==> flow/design.v <==
module my_dff(clk, rst, d, q);
    input clk;
    input rst;
    input d;
    output reg q;
    always @(posedge clk or posedge rst) begin
        if (rst)
            q <= 1'b0;
        else
            q <= d;
    end
endmodule
module edge_detector(clk, rst, signal_in, pulse_out);
	 input clk, rst, signal_in;
	 output pulse_out;
    reg prev;
    always @(posedge clk or posedge rst) begin
        if (rst)
            prev <= 0;
        else
            prev <= signal_in;
    end
    assign pulse_out = signal_in & ~prev;
endmodule
module scoring_mechanism_DFF(touchdown, extraPoint, twoPointConversion, fieldGoal, safety, manual_possession, clock, reset, possession, score1tens, score1ones, score2tens, score2ones);
    input touchdown, extraPoint, twoPointConversion, fieldGoal, safety, manual_possession, reset, clock;
    output reg possession;
    output [3:0] score1tens;
    output [3:0] score1ones;
    output [3:0] score2tens;
    output [3:0] score2ones;
    wire [6:0] score1;
    wire [6:0] score2;
    reg [6:0] score1_next;
    reg [6:0] score2_next;
    wire touchdown_edge, extraPoint_edge, twoPointConversion_edge, fieldGoal_edge, safety_edge, manual_possession_edge;
    reg waiting_for_conversion;
    edge_detector ed1(clock, reset, touchdown, touchdown_edge);
    edge_detector ed2(clock, reset, extraPoint, extraPoint_edge);
    edge_detector ed3(clock, reset, twoPointConversion, twoPointConversion_edge);
    edge_detector ed4(clock, reset, fieldGoal, fieldGoal_edge);
    edge_detector ed5(clock, reset, safety, safety_edge);
    edge_detector ed6(clock, reset, manual_possession, manual_possession_edge);
    genvar i;
    generate
        for (i = 0; i < 7; i = i + 1) begin: score1_dffs
            my_dff d1(clock, reset, score1_next[i], score1[i]);
        end
        for (i = 0; i < 7; i = i + 1) begin: score2_dffs
            my_dff d2(clock, reset, score2_next[i], score2[i]);
        end
    endgenerate
    always @(*) begin
        score1_next = score1;
        score2_next = score2;
        if (touchdown_edge) begin
            if (possession)
                score2_next = score2 + 6;
            else
                score1_next = score1 + 6;
        end else if (extraPoint_edge) begin
            if (possession)
                score2_next = score2 + 1;
            else
                score1_next = score1 + 1;
        end else if (twoPointConversion_edge) begin
            if (possession)
                score2_next = score2 + 2;
            else
                score1_next = score1 + 2;
        end else if (fieldGoal_edge && !waiting_for_conversion) begin
            if (possession)
                score2_next = score2 + 3;
            else
                score1_next = score1 + 3;
        end else if (safety_edge && !waiting_for_conversion) begin
            if (possession)
                score2_next = score2 + 2;
            else
                score1_next = score1 + 2;
        end
    end
    always @(posedge clock or posedge reset) begin
        if (reset) begin
            possession <= 1'b0;
            waiting_for_conversion <= 0;
        end else begin
            if (manual_possession_edge)
                possession <= ~possession;
            else if ((extraPoint_edge || twoPointConversion_edge) && waiting_for_conversion) begin
                possession <= ~possession;
                waiting_for_conversion <= 0;
            end else if ((fieldGoal_edge || safety_edge) && !waiting_for_conversion)
                possession <= ~possession;
            if (touchdown_edge)
                waiting_for_conversion <= 1;
        end
    end
    assign score1tens = score1 / 10;
    assign score1ones = score1 % 10;
    assign score2tens = score2 / 10;
    assign score2ones = score2 % 10;
endmodule
Tool chain data of scoring_mechanism_DFF
What the tools print for scoring_mechanism_DFF, step after step.
Lines are those of the file above, counted from 1.
Operators carry their Yosys type and port widths (W data, S select, Z words).
The mark n/a stands for no value.
Inputs
  top: scoring_mechanism_DFF
  clock: clock
  standard-cell library: sky130hd
  corner: tt_025C_1v80

Word-level counts
Yosys after proc, flatten, opt, wreduce and memory -nomap, before mapping. Memory bits, and registers merged into a memory's read port (data or address), are not among the register bits. Print and check cells are not counted. Equal cells are merged and count once.
Operators by class
  add/sub/neg operators: 8
  divide/modulo/power cells: 4
  equal/unequal tests: 7
  muxes and demuxes: 24
  bitwise logic cells: 13
  reduce/logical cells: 13
Operators by type and width (count)
  $div A7 B4 Y32 const B: 2
  $mod A7 B4 Y32 const B: 2
  $mux W7: 18
  $add A7 B2 Y7 const B: 4
  $add A7 B1 Y7 const B: 2
  $add A7 B3 Y7 const B: 2
  $ne A2 B2 Y1 const B: 5
  $reduce_and A4 Y1: 2
  $not A1 Y1: 7
  $and A1 B1 Y1: 6
  $ne A3 B3 Y1 const B: 2
  $mux W1: 6
  $reduce_bool A5 Y1: 1
  $logic_and A1 B1 Y1: 4
  $reduce_bool A3 Y1: 1
  $logic_or A1 B1 Y1: 2
  $reduce_and A2 Y1: 1
  $reduce_bool A2 Y1: 1
  $logic_not A1 Y1: 1
Bit counts
  flip-flop bits (word level): 22
  input port bits: 8
  output and inout bits: 17
  elaborated cells: 91

Depth
Depth = most cells in a row (Yosys ltp): at word level without a register or memory, in the mapped netlist without a sequential cell, where the memories' decode and read muxes count.
Depth
  depth after elaboration: 8
  ABC_AREA: 0
  gate-level depth with buffers: 12
  gate-level depth less buffers: 12

Mapped cells and area
The flow's flattened synthesis, as Yosys stat reports it; memories are mapped. The netlist is that of the ABC_AREA named above (0 if unset); the other value can give another one.
Mapped netlist
  standard cells after synthesis: 357
  synthesis area: 2691.3 um^2
  area of sequential cells: 550.5 um^2
  flip-flop cells: 22
  buffer cells: 27
Cell types
  sky130_fd_sc_hd__dfrtp_1: count 22, total area 550.528 um^2
  sky130_fd_sc_hd__ha_1: count 16, total area 200.192 um^2
  sky130_fd_sc_hd__xnor2_1: count 16, total area 140.134 um^2
  sky130_fd_sc_hd__nand2_1: count 34, total area 127.622 um^2
  sky130_fd_sc_hd__o21ai_0: count 24, total area 120.115 um^2
  sky130_fd_sc_hd__nor2_1: count 27, total area 101.347 um^2
  sky130_fd_sc_hd__a21oi_1: count 20, total area 100.096 um^2
  sky130_fd_sc_hd__nand2b_1: count 11, total area 68.816 um^2
  sky130_fd_sc_hd__inv_1: count 18, total area 67.565 um^2
  sky130_fd_sc_hd__nor3_1: count 12, total area 60.058 um^2
  sky130_fd_sc_hd__o211ai_1: count 8, total area 60.058 um^2
  sky130_fd_sc_hd__clkbuf_1: count 15, total area 56.304 um^2
  sky130_fd_sc_hd__nand3_1: count 10, total area 50.048 um^2
  sky130_fd_sc_hd__nor2b_1: count 8, total area 50.048 um^2
  sky130_fd_sc_hd__buf_4: count 5, total area 37.536 um^2
  sky130_fd_sc_hd__a2111oi_0: count 4, total area 35.034 um^2
  sky130_fd_sc_hd__a221oi_1: count 4, total area 35.034 um^2
  sky130_fd_sc_hd__a22o_1: count 4, total area 35.034 um^2
Other cell types: 52; their cells: 99.
By module: a second synthesis without flattening, with its own total; a netlist apart from the flattened one above.
Second synthesis, totals
  cells (unflattened synthesis): 433
  area total of the unflattened synthesis: 3206.8 um^2
Rows give one instance, submodules left out.
By module
  scoring_mechanism_DFF: instances 1, cells 387, area 2548.7 um^2, seq. area 50.0 um^2
  my_dff: instances 14, cells 2, area 28.8 um^2, seq. area 25.0 um^2
  edge_detector: instances 6, cells 3, area 42.5 um^2, seq. area 25.0 um^2

Timing after synthesis
Source: OpenSTA report_checks on the synthesized netlist (no wires, ideal clock, input and output delay 20% of the period each), path of least setup slack; recovery checks are left aside. Register names are those of the netlist, which keeps one name where synthesis merged equal registers.
Path post-synthesis
  kind: register to output
  from: register (no name shown)
  to: output port (no name shown)
  period: 3.97 ns
  external output delay: 0.794 ns
  time at the first pin: 0.000 ns
  data arrival time: 2.973 ns
  required time: 3.176 ns
  slack: 0.203 ns
  delay of the path: 2.973 ns
  stages: 12
  path buffers: 1
  period reached after synthesis: 3.767 ns
"delay of the path" is the arrival time less input delay plus setup time.
A path that ends at an output port has no setup time.
"stages": output pins that drive a net of the path, with the launching flip-flop's if there is one; two outputs of one cell count as two.
"period reached after synthesis" is the clock period less the worst setup slack; recovery checks do not enter. This is arithmetic on one report: input and output delays are still those of the set period (20% each).
Between the ends stands the longest chain of elaborated cells between them, by number of cells; it is not shown to be the way that was timed. Of several equally long chains one is given.
Each line given opens the expression or statement behind the cell; cells for indexed reads and writes are added by Yosys, which also makes memories of some case tables.
Between the ends, post-synthesis
  path through: sky130_fd_sc_hd__dfrtp_1 > sky130_fd_sc_hd__buf_4 > sky130_fd_sc_hd__or2_2 > sky130_fd_sc_hd__ha_1 > sky130_fd_sc_hd__and2b_4 > sky130_fd_sc_hd__a22o_1 > sky130_fd_sc_hd__a221oi_2 > sky130_fd_sc_hd__a2bb2oi_1 > sky130_fd_sc_hd__o211ai_1 > sky130_fd_sc_hd__and2_4 > sky130_fd_sc_hd__a2111oi_1 > sky130_fd_sc_hd__xnor2_1
  cells in the longest elaborated chain: 1
  elaborated cells between the ends (all ways): 1
  source lines of those cells: 1
  classes of those cells: div: 1
RTL lines, path post-synthesis
  from (decl): RTL line 5  | output reg q;
  from (assign): RTL line 8  | q <= 1'b0;
  from (assign): RTL line 10  | q <= d;
  $mod A7 B4 Y32: RTL line 102
  to (decl): RTL line 31

Worst path after layout
Path of least setup slack in the final report of stored run 1 (OpenROAD, finished layout, wires in). Where an end is a register, its clock arrival counts in the times.
Path after layout
  kind: register to output
  from: register (no name shown)
  to: output port (no name shown)
  period: 4.03 ns
  external output delay: 0.81 ns
  time at the first pin: 0.26 ns
  data arrival time: 3.08 ns
  required time: 3.22 ns
  slack: 0.14 ns
  stages: 14
  path buffers: 3
Between the ends stands the longest chain of elaborated cells between them, by number of cells; it is not shown to be the way that was timed. Of several equally long chains one is given.
Between the ends, after layout
  path through: sky130_fd_sc_hd__dfrtp_1 > sky130_fd_sc_hd__nor2_2 > sky130_fd_sc_hd__inv_1 > sky130_fd_sc_hd__ha_4 > sky130_fd_sc_hd__o311ai_0 > sky130_fd_sc_hd__a22o_2 > sky130_fd_sc_hd__o31a_1 > sky130_fd_sc_hd__o21ai_2 > sky130_fd_sc_hd__buf_4 > sky130_fd_sc_hd__a221oi_1 > sky130_fd_sc_hd__buf_4 > sky130_fd_sc_hd__nand2_1 > sky130_fd_sc_hd__a2bb2oi_1 > sky130_fd_sc_hd__dlygate4sd2_1
  cells in the longest elaborated chain: 1
  elaborated cells between the ends (all ways): 1
  source lines of those cells: 1
  classes of those cells: div: 1
RTL lines, path after layout
  from (decl): RTL line 5  | output reg q;
  from (assign): RTL line 8  | q <= 1'b0;
  from (assign): RTL line 10  | q <= d;
  $mod A7 B4 Y32: RTL line 100
  to (decl): RTL line 29

Subject: scoring_mechanism_DFF on sky130hd, stored results

Hello all,

Settings and measured results of 2 stored flow runs for module scoring_mechanism_DFF (sky130hd), not sorted in any way. The constraints put input and output delay at 20% of the set period each and load the outputs with 0.01 pF.
By "achieved clock period (ns)" is meant the clock period of the run minus its worst setup slack. This is arithmetic on one report: input and output delays are still those of the set period (20% each).
"worst setup path time (ns)": the worst setup path's part of the clock period (all of it between registers, 20% less for each end at a port) less its slack. A launch clock that arrives late makes it longer, a capture clock that arrives late makes it shorter.

Flow files of stored run 1
==> flow/run.sh <==
#!/bin/bash
# the make line also repeats the synthesis and layout settings of config.mk as NAME=value (left out here)
make -C /OpenROAD-flow-scripts/flow DESIGN_CONFIG=/design/flow/config.mk WORK_HOME=/design/flow/orfs CLKGATE_MAP_FILE= finish
==> flow/config.mk <==
export PLATFORM = sky130hd
export DESIGN_NAME = scoring_mechanism_DFF
export DESIGN_NICKNAME = scoring_mechanism_DFF
export VERILOG_FILES = /design/flow/design.v
export SDC_FILE = /design/flow/constraint.sdc
export NUM_CORES = 4
export LEC_CHECK = 0
export CAP_MARGIN = 20
export CORE_MARGIN = 2
export CORE_UTILIZATION = 39
export SLEW_MARGIN = 20
==> flow/constraint.sdc <==
create_clock -name core_clock -period 4.03 [get_ports {clock}]
set_input_delay 0.8060 -clock core_clock [delete_from_list [all_inputs] [get_ports {clock}]]
set_output_delay 0.8060 -clock core_clock [all_outputs]
set_load 0.01 [all_outputs]

report of stored run 1
yosys chip area after synthesis (um^2): 2691.3
finish__design__die__area: 7581.2
finish__design__instance__area__stdcell: 3360.7
finish__design__instance__utilization: 0.5002
finish__timing__setup__ws: 0.144
finish__timing__setup__tns: 0.000
finish__timing__hold__ws: 0.526
achieved clock period (ns): 3.886
worst setup path time (ns): 3.08
worst setup path kind: register to output

Flow files of stored run 2
==> flow/run.sh <==
#!/bin/bash
# the make line also repeats the synthesis and layout settings of config.mk as NAME=value (left out here)
make -C /OpenROAD-flow-scripts/flow DESIGN_CONFIG=/design/flow/config.mk WORK_HOME=/design/flow/orfs CLKGATE_MAP_FILE= finish
==> flow/config.mk <==
export PLATFORM = sky130hd
export DESIGN_NAME = scoring_mechanism_DFF
export DESIGN_NICKNAME = scoring_mechanism_DFF
export VERILOG_FILES = /design/flow/design.v
export SDC_FILE = /design/flow/constraint.sdc
export NUM_CORES = 4
export LEC_CHECK = 0
export CAP_MARGIN = 20
export CELL_PAD_IN_SITES_GLOBAL_PLACEMENT = 0
export CORE_MARGIN = 2
export CORE_UTILIZATION = 33
export GPL_ROUTABILITY_DRIVEN = 0
export MIN_ROUTING_LAYER = met1
export PLACE_DENSITY_LB_ADDON = 0.2
export SETUP_SLACK_MARGIN = 0.51
export SLEW_MARGIN = 40
==> flow/constraint.sdc <==
create_clock -name core_clock -period 2.34 [get_ports {clock}]
set_input_delay 0.4680 -clock core_clock [delete_from_list [all_inputs] [get_ports {clock}]]
set_output_delay 0.4680 -clock core_clock [all_outputs]
set_load 0.01 [all_outputs]

report of stored run 2
yosys chip area after synthesis (um^2): 2691.3
finish__design__die__area: 8894.4
finish__design__instance__area__stdcell: 4690.8
finish__design__instance__utilization: 0.6008
finish__timing__setup__ws: -1.240
finish__timing__setup__tns: -9.457
finish__timing__hold__ws: 0.462
achieved clock period (ns): 3.580
worst setup path time (ns): 3.11
worst setup path kind: register to output

Thanks
